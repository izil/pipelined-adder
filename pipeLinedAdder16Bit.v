==> flow/design.v <==
`timescale 1ns / 1ps
module fullAdder(x,y,cIn,sum,cOut);
	input x,y,cIn;
	output sum,cOut;
	wire sum,cOut;
	assign sum = x^y^cIn;
	assign cOut = ((x&y)|(x&cIn)|(y&cIn));
endmodule
`timescale 1ns / 1ps
module pipeLinedAdder16Bit(clk,a,b,cIn,sum,cOut);
input [15:0]a;
input [15:0]b;
input cIn;
input clk;
output wire cOut;
output wire [15:0]sum;
reg [7:0] irbHigh;
reg [7:0] irbLow;
reg [7:0] iraHigh;
reg [7:0] iraLow;
reg irc;
reg [7:0] prSum;
reg prc;
reg [7:0]praHigh;
reg [7:0]prbHigh;
reg [7:0]orSumLow;
reg [7:0]orSumHigh;
reg orcOut;
wire w_irc;
wire [7:0]w_al;
wire [7:0]w_bl;
wire [7:0]w_prSum;
wire w_prcOut;
wire [7:0]w_orSumHigh;
wire w_orcOut;
initial
begin
	irbHigh = 0;
	irbLow = 0;
	iraHigh = 0;
	iraLow = 0;
	irc = 0;
	prSum = 0;
	prc = 0;
	praHigh = 0;
	prbHigh = 0;
	orSumHigh = 0;
	orSumLow = 0;
	orcOut = 0;
end
assign w_irc = irc;
assign w_al = iraLow;
assign w_bl = irbLow;
assign sum[15:8] = orSumHigh;
assign sum[7:0] = orSumLow;
assign cOut = orcOut;
rippleCarry8Bit u1(w_al,w_bl,w_irc,w_prSum,w_prcOut);
rippleCarry8Bit u2(praHigh,prbHigh,prc,w_orSumHigh,w_orcOut);
always@(posedge clk)
begin
	irbHigh <= b[15:8];
	irbLow <= b[7:0];
	iraHigh <= a[15:8];
	iraLow <= a[7:0];
	irc <= cIn;
	prbHigh <= irbHigh;
	praHigh <= iraHigh;
	prSum <= w_prSum;
	prc <= w_prcOut;
	orSumLow <= prSum;
	orSumHigh <= w_orSumHigh;
	orcOut <= w_orcOut;
end	
endmodule
`timescale 1ns / 1ps
module rippleCarry8Bit(a,b,cIn,sum,cOut);
input [7:0]a;
input [7:0]b;
input cIn;
output [7:0]sum;
output cOut;
wire [6:0]carries;
fullAdder a0(a[0],b[0],cIn,sum[0],carries[0]);
fullAdder a1(a[1],b[1],carries[0],sum[1],carries[1]);
fullAdder a2(a[2],b[2],carries[1],sum[2],carries[2]);
fullAdder a3(a[3],b[3],carries[2],sum[3],carries[3]);
fullAdder a4(a[4],b[4],carries[3],sum[4],carries[4]);
fullAdder a5(a[5],b[5],carries[4],sum[5],carries[5]);
fullAdder a6(a[6],b[6],carries[5],sum[6],carries[6]);
fullAdder a7(a[7],b[7],carries[6],sum[7],cOut);
endmodule
### From RTL to reports: pipeLinedAdder16Bit

Tool output for the design above, in the order of the flow.
Line numbers count from 1 in the design file above.
Operators: Yosys type, input widths -> output width; for muxes data width and select width s.
The mark -- stands for no value.

| inputs | value |
|---|---|
| top module | pipeLinedAdder16Bit |
| clock input | clk |
| standard-cell library | sky130hd |
| library corner | tt_025C_1v80 |

### Word level

Source: Yosys, flattened and elaborated, memories not mapped. Widths are those after wreduce; folded enables and synchronous resets count as part of the registers. Registers that Yosys merges into a memory's read port (data or address) are not register bits. Print and check cells do not count. Equal cells are merged and count once.

| storage and ports | value |
|---|---|
| output and inout bits | 17 |
| bits in registers | 75 |
| word-level cells | 124 |
| input bits | 34 |

| cells by class | value |
|---|---|
| bitwise operators | 112 |

Operator list:

| kind | count |
|---|---|
| $and 1x1->1 | 48 |
| $or 1x1->1 | 32 |
| $xor 1x1->1 | 32 |

### Logic depth

Depth = most cells in a row (Yosys ltp): at word level without a register or memory, in the mapped netlist without a sequential cell, where the memories' decode and read muxes count.

| depth | value |
|---|---|
| word-level depth | 24 |
| ABC_AREA | 0 |
| depth in mapped cells | 12 |
| mapped depth without buffers | 12 |

### Synthesis result

The flow's flattened synthesis, as Yosys stat reports it; memories are mapped. The netlist is that of the ABC_AREA named above (0 if unset); the other value can give another one.
The area totals of this step are shown rounded.

| mapped netlist | value |
|---|---|
| cell area after synthesis | 1900 µm² |
| cells in the netlist | 111 |
| buffers | 0 |
| mapped flip-flops | 75 |
| sequential part of the area | 1500 µm² |

Cell types:

| cell type | count | total area (µm²) |
|---|---|---|
| sky130_fd_sc_hd__dfxtp_1 | 75 | 1501.44 |
| sky130_fd_sc_hd__fa_1 | 16 | 320.307 |
| sky130_fd_sc_hd__inv_1 | 20 | 75.072 |

The figures by module come from a second, unflattened synthesis with its own total; it is not the netlist above.

| unflattened totals | value |
|---|---|
| cells (unflattened synthesis) | 91 |
| area (unflattened synthesis) | 1820 µm² |

Rows give one instance, submodules left out.

By module:

| module | area (µm²) | sequential area (µm²) | cells | times used |
|---|---|---|---|---|
| pipeLinedAdder16Bit | 1500 | 1500 | 75 | 1 |
| fullAdder | 20.0 | 0.0 | 1 | 16 |
| rippleCarry8Bit | 0.0 | 0.0 | 0 | 2 |

### Path before layout

Source: OpenSTA report_checks on the synthesized netlist (no wires, ideal clock, input and output delay 20% of the period each), path of least setup slack; recovery checks are left aside. Register names are those of the netlist, which keeps one name where synthesis merged equal registers.

| timing path after synthesis | value |
|---|---|
| kind | register to register |
| start point | register prc |
| end point | register orSumHigh[7] |
| period | 3940 ps |
| setup time | 57 ps |
| path slack | 163 ps |
| driving pins on the path | 13 |
| path buffers | 0 |
| data required time | 3883 ps |
| delay of the path | 3777 ps |
| arrival time | 3720 ps |
| launch time at the first pin | 0 ps |
| period reached after synthesis | 3777 ps |

"delay of the path" = arrival - input delay + setup time.
"driving pins on the path" counts driving pins, that of a launching flip-flop among them; a cell with two outputs on the path counts twice.
"period reached after synthesis" = period - worst setup slack (recovery checks aside). The figure is calculated, with input and output delays left at 20% of the set period.
The rows between start and end are the longest chain of elaborated cells between them; the timing report does not say that the signal goes this way. Where chains are equally long, one stands for them.
A line is the first line of the expression or statement that the cell stems from. Yosys adds cells for indexed reads and writes and turns some case tables into memories.

| between the ends, after synthesis | value |
|---|---|
| cells stage by stage | sky130_fd_sc_hd__dfxtp_1 sky130_fd_sc_hd__inv_1 sky130_fd_sc_hd__fa_1 sky130_fd_sc_hd__inv_1 sky130_fd_sc_hd__fa_1 sky130_fd_sc_hd__fa_1 sky130_fd_sc_hd__fa_1 sky130_fd_sc_hd__fa_1 sky130_fd_sc_hd__fa_1 sky130_fd_sc_hd__fa_1 sky130_fd_sc_hd__inv_1 sky130_fd_sc_hd__fa_1 sky130_fd_sc_hd__inv_1 |
| cells in the longest elaborated chain | 22 |
| elaborated cells between the ends (all ways) | 29 |
| RTL lines with such cells | 2 |
| classes of those cells | logic (29) |

RTL lines, path after synthesis:

| item | RTL line | text |
|---|---|---|
| start: declaration | 23 | `reg prc;` |
| start: assignment | 69 | `prc <= w_prcOut;` |
| $and 1x1->1 | 7 | `assign cOut = ((x&y)\|(x&cIn)\|(y&cIn));` |
| $or 1x1->1 x2 | 7 |  |
| $and 1x1->1 | 7 |  |
| $or 1x1->1 x2 | 7 |  |
| $and 1x1->1 | 7 |  |
| $or 1x1->1 x2 | 7 |  |
| $and 1x1->1 | 7 |  |
| $or 1x1->1 x2 | 7 |  |
| $and 1x1->1 | 7 |  |
| $or 1x1->1 x2 | 7 |  |
| $and 1x1->1 | 7 |  |
| $or 1x1->1 x2 | 7 |  |
| $and 1x1->1 | 7 |  |
| $or 1x1->1 x2 | 7 |  |
| $xor 1x1->1 | 6 | `assign sum = x^y^cIn;` |
| end: assignment | 71 | `orSumHigh <= w_orSumHigh;` |
| end: declaration | 27 | `reg [7:0]orSumHigh;` |

### Timing after layout

From the final timing report of entry A: the path of least setup slack in the routed layout; clock arrival at registers is part of the times.
The report prints the path's times to 10 ps; the period is as set.

| timing path post-layout | value |
|---|---|
| kind | register to register |
| start point | register prc |
| end point | register orSumHigh[7] |
| launch time at the first pin | 330 ps |
| path buffers | 0 |
| period | 8360 ps |
| driving pins on the path | 13 |
| setup time | 50 ps |
| path slack | 4400 ps |
| data required time | 8640 ps |
| arrival time | 4240 ps |

The rows between start and end are the longest chain of elaborated cells between them; the timing report does not say that the signal goes this way. Where chains are equally long, one stands for them.

| between the ends, post-layout | value |
|---|---|
| cells stage by stage | sky130_fd_sc_hd__dfxtp_1 sky130_fd_sc_hd__inv_1 sky130_fd_sc_hd__fa_1 sky130_fd_sc_hd__inv_1 sky130_fd_sc_hd__fa_1 sky130_fd_sc_hd__fa_1 sky130_fd_sc_hd__fa_1 sky130_fd_sc_hd__fa_1 sky130_fd_sc_hd__fa_1 sky130_fd_sc_hd__fa_1 sky130_fd_sc_hd__inv_1 sky130_fd_sc_hd__fa_1 sky130_fd_sc_hd__inv_1 |
| cells in the longest elaborated chain | 22 |
| elaborated cells between the ends (all ways) | 29 |
| RTL lines with such cells | 2 |
| classes of those cells | logic (29) |

RTL lines, path post-layout:

| item | RTL line | text |
|---|---|---|
| start: declaration | 23 | `reg prc;` |
| start: assignment | 69 | `prc <= w_prcOut;` |
| $and 1x1->1 | 7 | `assign cOut = ((x&y)\|(x&cIn)\|(y&cIn));` |
| $or 1x1->1 x2 | 7 |  |
| $and 1x1->1 | 7 |  |
| $or 1x1->1 x2 | 7 |  |
| $and 1x1->1 | 7 |  |
| $or 1x1->1 x2 | 7 |  |
| $and 1x1->1 | 7 |  |
| $or 1x1->1 x2 | 7 |  |
| $and 1x1->1 | 7 |  |
| $or 1x1->1 x2 | 7 |  |
| $and 1x1->1 | 7 |  |
| $or 1x1->1 x2 | 7 |  |
| $and 1x1->1 | 7 |  |
| $or 1x1->1 x2 | 7 |  |
| $xor 1x1->1 | 6 | `assign sum = x^y^cIn;` |
| end: assignment | 71 | `orSumHigh <= w_orSumHigh;` |
| end: declaration | 27 | `reg [7:0]orSumHigh;` |

Memo
Re: implementation data of pipeLinedAdder16Bit

2 stored runs of pipeLinedAdder16Bit in the flow (synthesis by Yosys, layout by OpenROAD, sky130hd cells), in arbitrary order. Constraints: input delay and output delay 20% of the set period each, output load 0.01 pF.
"clock period achieved": clock period set for the run, less the worst setup slack. It is reckoned from that one timing run; input and output delays stay at 20% of the period that was set.
"worst setup path time" is the time allowed to the run's worst setup path (the clock period less input and output delay, where it has them) less its slack. Clock arrival times count: a late capture clock shortens it, a late launch clock lengthens it.
"power consumption": no workload was simulated; the value follows from the tool's default switching activity.
"worst setup path time" is given in steps of 10 ps.
Measured values are rounded.

#### Entry A

| setting | value |
|---|---|
| period_ns | `8.36` |
| CORE_UTILIZATION | `28` |
| PLACE_DENSITY | `0.5` |
| CELL_PAD_IN_SITES_GLOBAL_PLACEMENT | `3` |
| CTS_CLUSTER_SIZE | `63` |
| CTS_CLUSTER_DIAMETER | `68` |
| CAP_MARGIN | `10` |
| CORE_MARGIN | `2` |
| SLEW_MARGIN | `20` |

| result | value |
|---|---|
| mapped cell area after synthesis | 1900 µm² |
| die footprint | 7450 µm² |
| standard-cell area after routing | 2720 µm² |
| utilization after layout | 0.421 |
| smallest setup slack | 4400 ps |
| final setup TNS | 0 ps |
| final worst hold slack | 329 ps |
| power consumption | 0.783 mW |
| clock period achieved | 3959 ps |
| worst setup path time | 3960 ps |
| critical path type | register to register |

#### Entry B

| setting | value |
|---|---|
| period_ns | `4.57` |
| CORE_UTILIZATION | `47` |
| SETUP_SLACK_MARGIN | `0.72` |
| PLACE_DENSITY | `0.95` |
| CORE_ASPECT_RATIO | `1.94` |
| CORE_MARGIN | `7` |
| TNS_END_PERCENT | `50` |
| ABC_AREA | `0` |
| MIN_ROUTING_LAYER | `met1` |
| MAX_ROUTING_LAYER | `met4` |
| CAP_MARGIN | `20` |
| SLEW_MARGIN | `20` |

| result | value |
|---|---|
| mapped cell area after synthesis | 1900 µm² |
| die footprint | 6110 µm² |
| standard-cell area after routing | 2700 µm² |
| utilization after layout | 0.687 |
| smallest setup slack | 892 ps |
| final setup TNS | 0 ps |
| final worst hold slack | 327 ps |
| power consumption | 1.39 mW |
| clock period achieved | 3678 ps |
| worst setup path time | 3680 ps |
| critical path type | register to register |
